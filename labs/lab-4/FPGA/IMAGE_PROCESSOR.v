==> flow/design.v <==
module IMAGE_PROCESSOR (
	PIXEL_IN,
	CLK,
	VGA_PIXEL_X,
	VGA_PIXEL_Y,
	VGA_VSYNC_NEG,
	RESULT
);
input	[7:0]	PIXEL_IN;
input 		CLK;
input [9:0] VGA_PIXEL_X;
input [9:0] VGA_PIXEL_Y;
input			VGA_VSYNC_NEG;
output reg [8:0] RESULT;
wire is_white, is_red, is_blue;
assign is_white = PIXEL_IN[7] && PIXEL_IN[4] && PIXEL_IN[1];
assign is_red = !is_white && PIXEL_IN[7];
assign is_blue = !is_white && (PIXEL_IN[1] | PIXEL_IN[0]);
reg [13:0] red_count [2:0];
reg [13:0] blue_count [2:0];
wire section;
assign section = VGA_PIXEL_Y < 60 ? 1 : 2;
wire is_treasure, treasure_color;
wire [13:0] diff_mid, abs_diff_mid;
reg [1:0] treasure_shape;
assign diff_mid = red_count[1] - blue_count[1];
assign abs_diff_mid = diff_mid[13] ? -diff_mid : diff_mid;
assign is_treasure = abs_diff_mid > 1000;
assign treasure_color = diff_mid[13];  
always @(posedge CLK) begin
	if (VGA_VSYNC_NEG) begin
		if (VGA_PIXEL_X == 0 && VGA_PIXEL_Y == 0) begin
			if (is_treasure) begin
				if (treasure_color) begin
					if (blue_count[0] + 250 < blue_count[1] && blue_count[1] + 250 < blue_count[2])
						treasure_shape = 2;  
					else if (blue_count[0] + 250 < blue_count[1] && blue_count[2] + 250 < blue_count[1])
						treasure_shape = 3;  
					else
						treasure_shape = 1;  
				end
				else begin
					if (red_count[0] + 250 < red_count[1] && red_count[1] + 250 < red_count[2])
						treasure_shape = 2;  
					else if (red_count[0] + 250 < red_count[1] && red_count[2] + 250 < red_count[1])
						treasure_shape = 3;  
					else
						treasure_shape = 1;  
				end
				RESULT[0] = treasure_color;
				RESULT[2:1] = treasure_shape;
			end else
				RESULT = 0;
			red_count[0] = 0;
			red_count[1] = 0;
			red_count[2] = 0;
			blue_count[0] = 0;
			blue_count[1] = 0;
			blue_count[2] = 0;
		end
		if (VGA_PIXEL_Y > 36 && VGA_PIXEL_Y < 108 && VGA_PIXEL_X < 176) begin 
			if (is_red)
				red_count[section] = red_count[section] + 1;
			else if (is_blue)
				blue_count[section] = blue_count[section] + 1;
		end
	end
end
endmodule
### From RTL to reports: IMAGE_PROCESSOR

Tool output for the design above, in the order of the flow.
Lines are those of the file above, counted from 1.
Operators carry their Yosys type and port widths (W data, S select, Z words).
Not given: -

* top: IMAGE_PROCESSOR
* clock: CLK
* library: sky130hd
* timing corner: tt_025C_1v80

### Word-level counts

Source: Yosys, flattened and elaborated. Widths are those after wreduce. Registers that Yosys merges into a memory's read port (data or address) are not register bits. Print and check cells do not count. Equal cells are merged and count once.

* add/subtract/negate cells: 8
* $lt $le $gt $ge: 11
* muxes and demuxes: 34
* bitwise gates (word level): 2
* reductions and logical operators: 15

Operators by type and width (number)
* $mux W14: 22
* $pmux W14 S2: 6
* $add A14 B8 Y15 const B: 4
* $lt A15 B1 Y1 const B: 2
* $lt A15 B14 Y1: 2
* $add A14 B1 Y14 const B: 2
* $lt A8 B14 Y1 const A: 2
* $logic_not A10 Y1: 2
* $gt A14 B10 Y1 const B: 1
* $sub A14 B14 Y14: 1
* $neg A14 Y14: 1
* $logic_and A1 B1 Y1: 11
* $gt A10 B6 Y1 const B: 1
* $lt A10 B6 Y1 const B: 1
* $lt A10 B7 Y1 const B: 1
* $lt A10 B8 Y1 const B: 1
* $mux W2: 5
* $reduce_and A2 Y1: 1
* $or A1 B1 Y1: 1
* $not A1 Y1: 1
* $logic_not A1 Y1: 1
* $mux W1: 1

* bits in registers: 59
* input port bits: 30
* output and inout bits: 9
* cells after elaboration: 75

### Depth

Longest topological path by Yosys (ltp), each cell counted once; first at word level (registers and memories cut), then after technology mapping (sequential cells cut; the memories' decode and read muxes count).

* depth after elaboration: 13
* ABC_AREA: 1
* depth in mapped cells: 21

### Mapped cells and area

Source: synth_stat.txt of the flow (Yosys; design flattened, memories mapped). It holds for the ABC_AREA given above (unset counts as 0); a run with the other value may have another netlist.

* cell count: 950
* chip area (Yosys): 0.0064687 mm2
* area of sequential cells: 0.0017717 mm2
* flip-flops: 59

Cells by type
* sky130_fd_sc_hd__edfxtp_1: number 59, area in all 1.77E+03 um2
* sky130_fd_sc_hd__nand2_1: number 283, area in all 1.06E+03 um2
* sky130_fd_sc_hd__ha_1: number 44, area in all 550.528 um2
* sky130_fd_sc_hd__nand3_1: number 106, area in all 530.509 um2
* sky130_fd_sc_hd__inv_1: number 127, area in all 476.707 um2
* sky130_fd_sc_hd__nor2_1: number 67, area in all 251.491 um2
* sky130_fd_sc_hd__xnor2_1: number 22, area in all 192.685 um2
* sky130_fd_sc_hd__o21ai_0: number 28, area in all 140.134 um2
* sky130_fd_sc_hd__o21ai_1: number 28, area in all 140.134 um2
* sky130_fd_sc_hd__xor2_1: number 16, area in all 140.134 um2
* sky130_fd_sc_hd__a21oi_1: number 27, area in all 135.13 um2
* sky130_fd_sc_hd__o21ai_2: number 13, area in all 113.859 um2
* sky130_fd_sc_hd__nand4_1: number 13, area in all 81.328 um2
* sky130_fd_sc_hd__nor3_1: number 16, area in all 80.077 um2
* sky130_fd_sc_hd__nand3_2: number 7, area in all 70.067 um2
* sky130_fd_sc_hd__buf_4: number 9, area in all 67.565 um2
* sky130_fd_sc_hd__buf_6: number 6, area in all 67.565 um2
* sky130_fd_sc_hd__buf_2: number 10, area in all 50.048 um2

Other cell types: 31; their cells: 69.

### Timing after synthesis

Source: OpenSTA report_checks on the synthesized netlist (no wires, ideal clock, input and output delay 20% of the period each), path of least setup slack; recovery checks are left aside. Register names are those of the netlist, which keeps one name where synthesis merged equal registers.

* path type: input -> register
* start: in VGA_PIXEL_Y[9]
* end: reg red_count[1][10]
* period: 7920 ps
* setup time: 257 ps
* arrival: 3220 ps
* data required time: 7663 ps
* slack: 4444 ps
* path delay: 1893 ps
* stages: 16
* buffers on the path: 1
* period reached after synthesis: 3476 ps

"path delay" is the arrival time less input delay plus setup time.
"stages" counts driving pins, that of a launching flip-flop among them; a cell with two outputs on the path counts twice.
"period reached after synthesis" is the clock period less the worst setup slack; recovery checks do not enter. This is arithmetic on one report: input and output delays are still those of the set period (20% each).
The rows between start and end are the longest chain of elaborated cells between them; the timing report does not say that the signal goes this way. Where chains are equally long, one stands for them.
A line is the first line of the expression or statement that the cell stems from. Yosys adds cells for indexed reads and writes and turns some case tables into memories.

* cell sequence: sky130_fd_sc_hd__nor2_2 -> sky130_fd_sc_hd__nand2_2 -> sky130_fd_sc_hd__nor2_4 -> sky130_fd_sc_hd__nand3_2 -> sky130_fd_sc_hd__buf_4 -> sky130_fd_sc_hd__nand2_1 -> sky130_fd_sc_hd__inv_1 -> sky130_fd_sc_hd__o21ai_0 -> sky130_fd_sc_hd__inv_1 -> sky130_fd_sc_hd__ha_1 -> sky130_fd_sc_hd__inv_1 -> sky130_fd_sc_hd__nor2_2 -> sky130_fd_sc_hd__nand3_2 -> sky130_fd_sc_hd__o21bai_2 -> sky130_fd_sc_hd__nand3_1 -> sky130_fd_sc_hd__o21ai_1
* cells in the longest elaborated chain: 11
* elaborated cells on any way between the ends: 19
* classes of those cells: 1 x add/sub; 3 x compare; 10 x mux; 1 x logic; 4 x reduce/logical

Ends and longest elaborated chain, post-synthesis
* from (decl): RTL line 12 `input [9:0] VGA_PIXEL_Y;`
* $lt A10 B6 Y1: RTL line 22 `assign section = VGA_PIXEL_Y < 60 ? 1 : 2;`
* $mux W1: RTL line 22
* $not A1 Y1: RTL line 63 `red_count[section] = red_count[section] + 1;`
* $pmux W14 S2: RTL line 63
* $mux W14: RTL line 62 `if (is_red)`
* $mux W14: RTL line 61 `if (VGA_PIXEL_Y > 36 && VGA_PIXEL_Y < 108 && VGA_PIXEL_X < 176) begin`
* $mux W14: RTL line 31 `if (VGA_VSYNC_NEG) begin`
* $add A14 B1 Y14: RTL line 63
* $pmux W14 S2: RTL line 63
* $mux W14: RTL line 62
* $mux W14: RTL line 61
* to (assign): RTL line 55 `red_count[1] = 0;`
* to (assign): RTL line 63
* to (decl): RTL line 19 `reg [13:0] red_count [2:0];`

### Timing after layout

From the final timing report of run 1: the path of least setup slack in the routed layout; clock arrival at registers is part of the times.
The path's times are printed in steps of 10 ps; the period is the one set.

* path type: input -> register
* start: in VGA_PIXEL_Y[2]
* end: reg red_count[1][10]
* period: 6570 ps
* setup time: 250 ps
* arrival: 3750 ps
* data required time: 6650 ps
* slack: 2900 ps
* stages: 17
* buffers on the path: 2

The rows between start and end are the longest chain of elaborated cells between them; the timing report does not say that the signal goes this way. Where chains are equally long, one stands for them.

* cell sequence: sky130_fd_sc_hd__clkdlybuf4s50_1 -> sky130_fd_sc_hd__nor2_1 -> sky130_fd_sc_hd__nand2_1 -> sky130_fd_sc_hd__nor2_1 -> sky130_fd_sc_hd__nand3_2 -> sky130_fd_sc_hd__buf_4 -> sky130_fd_sc_hd__nand2_1 -> sky130_fd_sc_hd__inv_1 -> sky130_fd_sc_hd__o21ai_0 -> sky130_fd_sc_hd__inv_1 -> sky130_fd_sc_hd__ha_1 -> sky130_fd_sc_hd__inv_1 -> sky130_fd_sc_hd__nor2_2 -> sky130_fd_sc_hd__nand3_2 -> sky130_fd_sc_hd__o21bai_2 -> sky130_fd_sc_hd__nand3_1 -> sky130_fd_sc_hd__o21ai_1
* cells in the longest elaborated chain: 11
* elaborated cells on any way between the ends: 19
* classes of those cells: 1 x add/sub; 3 x compare; 10 x mux; 1 x logic; 4 x reduce/logical

Ends and longest elaborated chain, post-layout
* from (decl): RTL line 12 `input [9:0] VGA_PIXEL_Y;`
* $lt A10 B6 Y1: RTL line 22 `assign section = VGA_PIXEL_Y < 60 ? 1 : 2;`
* $mux W1: RTL line 22
* $not A1 Y1: RTL line 63 `red_count[section] = red_count[section] + 1;`
* $pmux W14 S2: RTL line 63
* $mux W14: RTL line 62 `if (is_red)`
* $mux W14: RTL line 61 `if (VGA_PIXEL_Y > 36 && VGA_PIXEL_Y < 108 && VGA_PIXEL_X < 176) begin`
* $mux W14: RTL line 31 `if (VGA_VSYNC_NEG) begin`
* $add A14 B1 Y14: RTL line 63
* $pmux W14 S2: RTL line 63
* $mux W14: RTL line 62
* $mux W14: RTL line 61
* to (assign): RTL line 55 `red_count[1] = 0;`
* to (assign): RTL line 63
* to (decl): RTL line 19 `reg [13:0] red_count [2:0];`

Measured results for IMAGE_PROCESSOR: 2 stored runs of the Yosys and OpenROAD flow on sky130hd. The settings differ; the order carries no meaning. The constraints put input and output delay at 20% of the set period each and load the outputs with 0.01 pF.
By "clock period achieved" is meant the clock period of the run minus its worst setup slack. This is arithmetic on one report: input and output delays are still those of the set period (20% each).
"worst path time" means the part of the period allowed to the worst setup path (the constraints hold back 20% at inputs and 20% at outputs) less its slack; where the path has registers, the arrival times of their clocks count too.
"power": no workload was simulated; the value follows from the tool's default switching activity.
"worst path time" is given in steps of 10 ps.

### Run 1

Settings: `period_ns=6.57`, `CORE_UTILIZATION=35`, `PLACE_DENSITY_LB_ADDON=0.1`, `ABC_AREA=1`, `GPL_TIMING_DRIVEN=0`, `CTS_CLUSTER_SIZE=97`, `CAP_MARGIN=0`, `MIN_ROUTING_LAYER=met1`, `CORE_MARGIN=2`, `SLEW_MARGIN=20`

- Yosys chip area after synthesis: 0.0064687 mm2
- Total die area: 0.019586 mm2
- Standard-cell area after layout: 0.0073333 mm2
- Setup slack of the worst path: 2903 ps
- Total negative slack: 0 ps
- Power: 0.00124 W
- Clock period achieved: 3667 ps
- Worst path time: 2350 ps
- Type of the worst setup path: input -> register

### Run 2

Settings: `period_ns=4.35`, `CORE_UTILIZATION=21`, `SETUP_SLACK_MARGIN=1.11`, `PLACE_DENSITY_LB_ADDON=0.07`, `CORE_MARGIN=10`, `CELL_PAD_IN_SITES_DETAIL_PLACEMENT=0`, `TNS_END_PERCENT=5`, `GPL_ROUTABILITY_DRIVEN=1`, `CTS_CLUSTER_SIZE=96`, `CTS_CLUSTER_DIAMETER=175`, `CAP_MARGIN=35`, `SLEW_MARGIN=20`

- Yosys chip area after synthesis: 0.0058681 mm2
- Total die area: 0.0350289 mm2
- Standard-cell area after layout: 0.0074034 mm2
- Setup slack of the worst path: 1021 ps
- Total negative slack: 0 ps
- Power: 0.001872 W
- Clock period achieved: 3329 ps
- Worst path time: 2460 ps
- Type of the worst setup path: input -> register
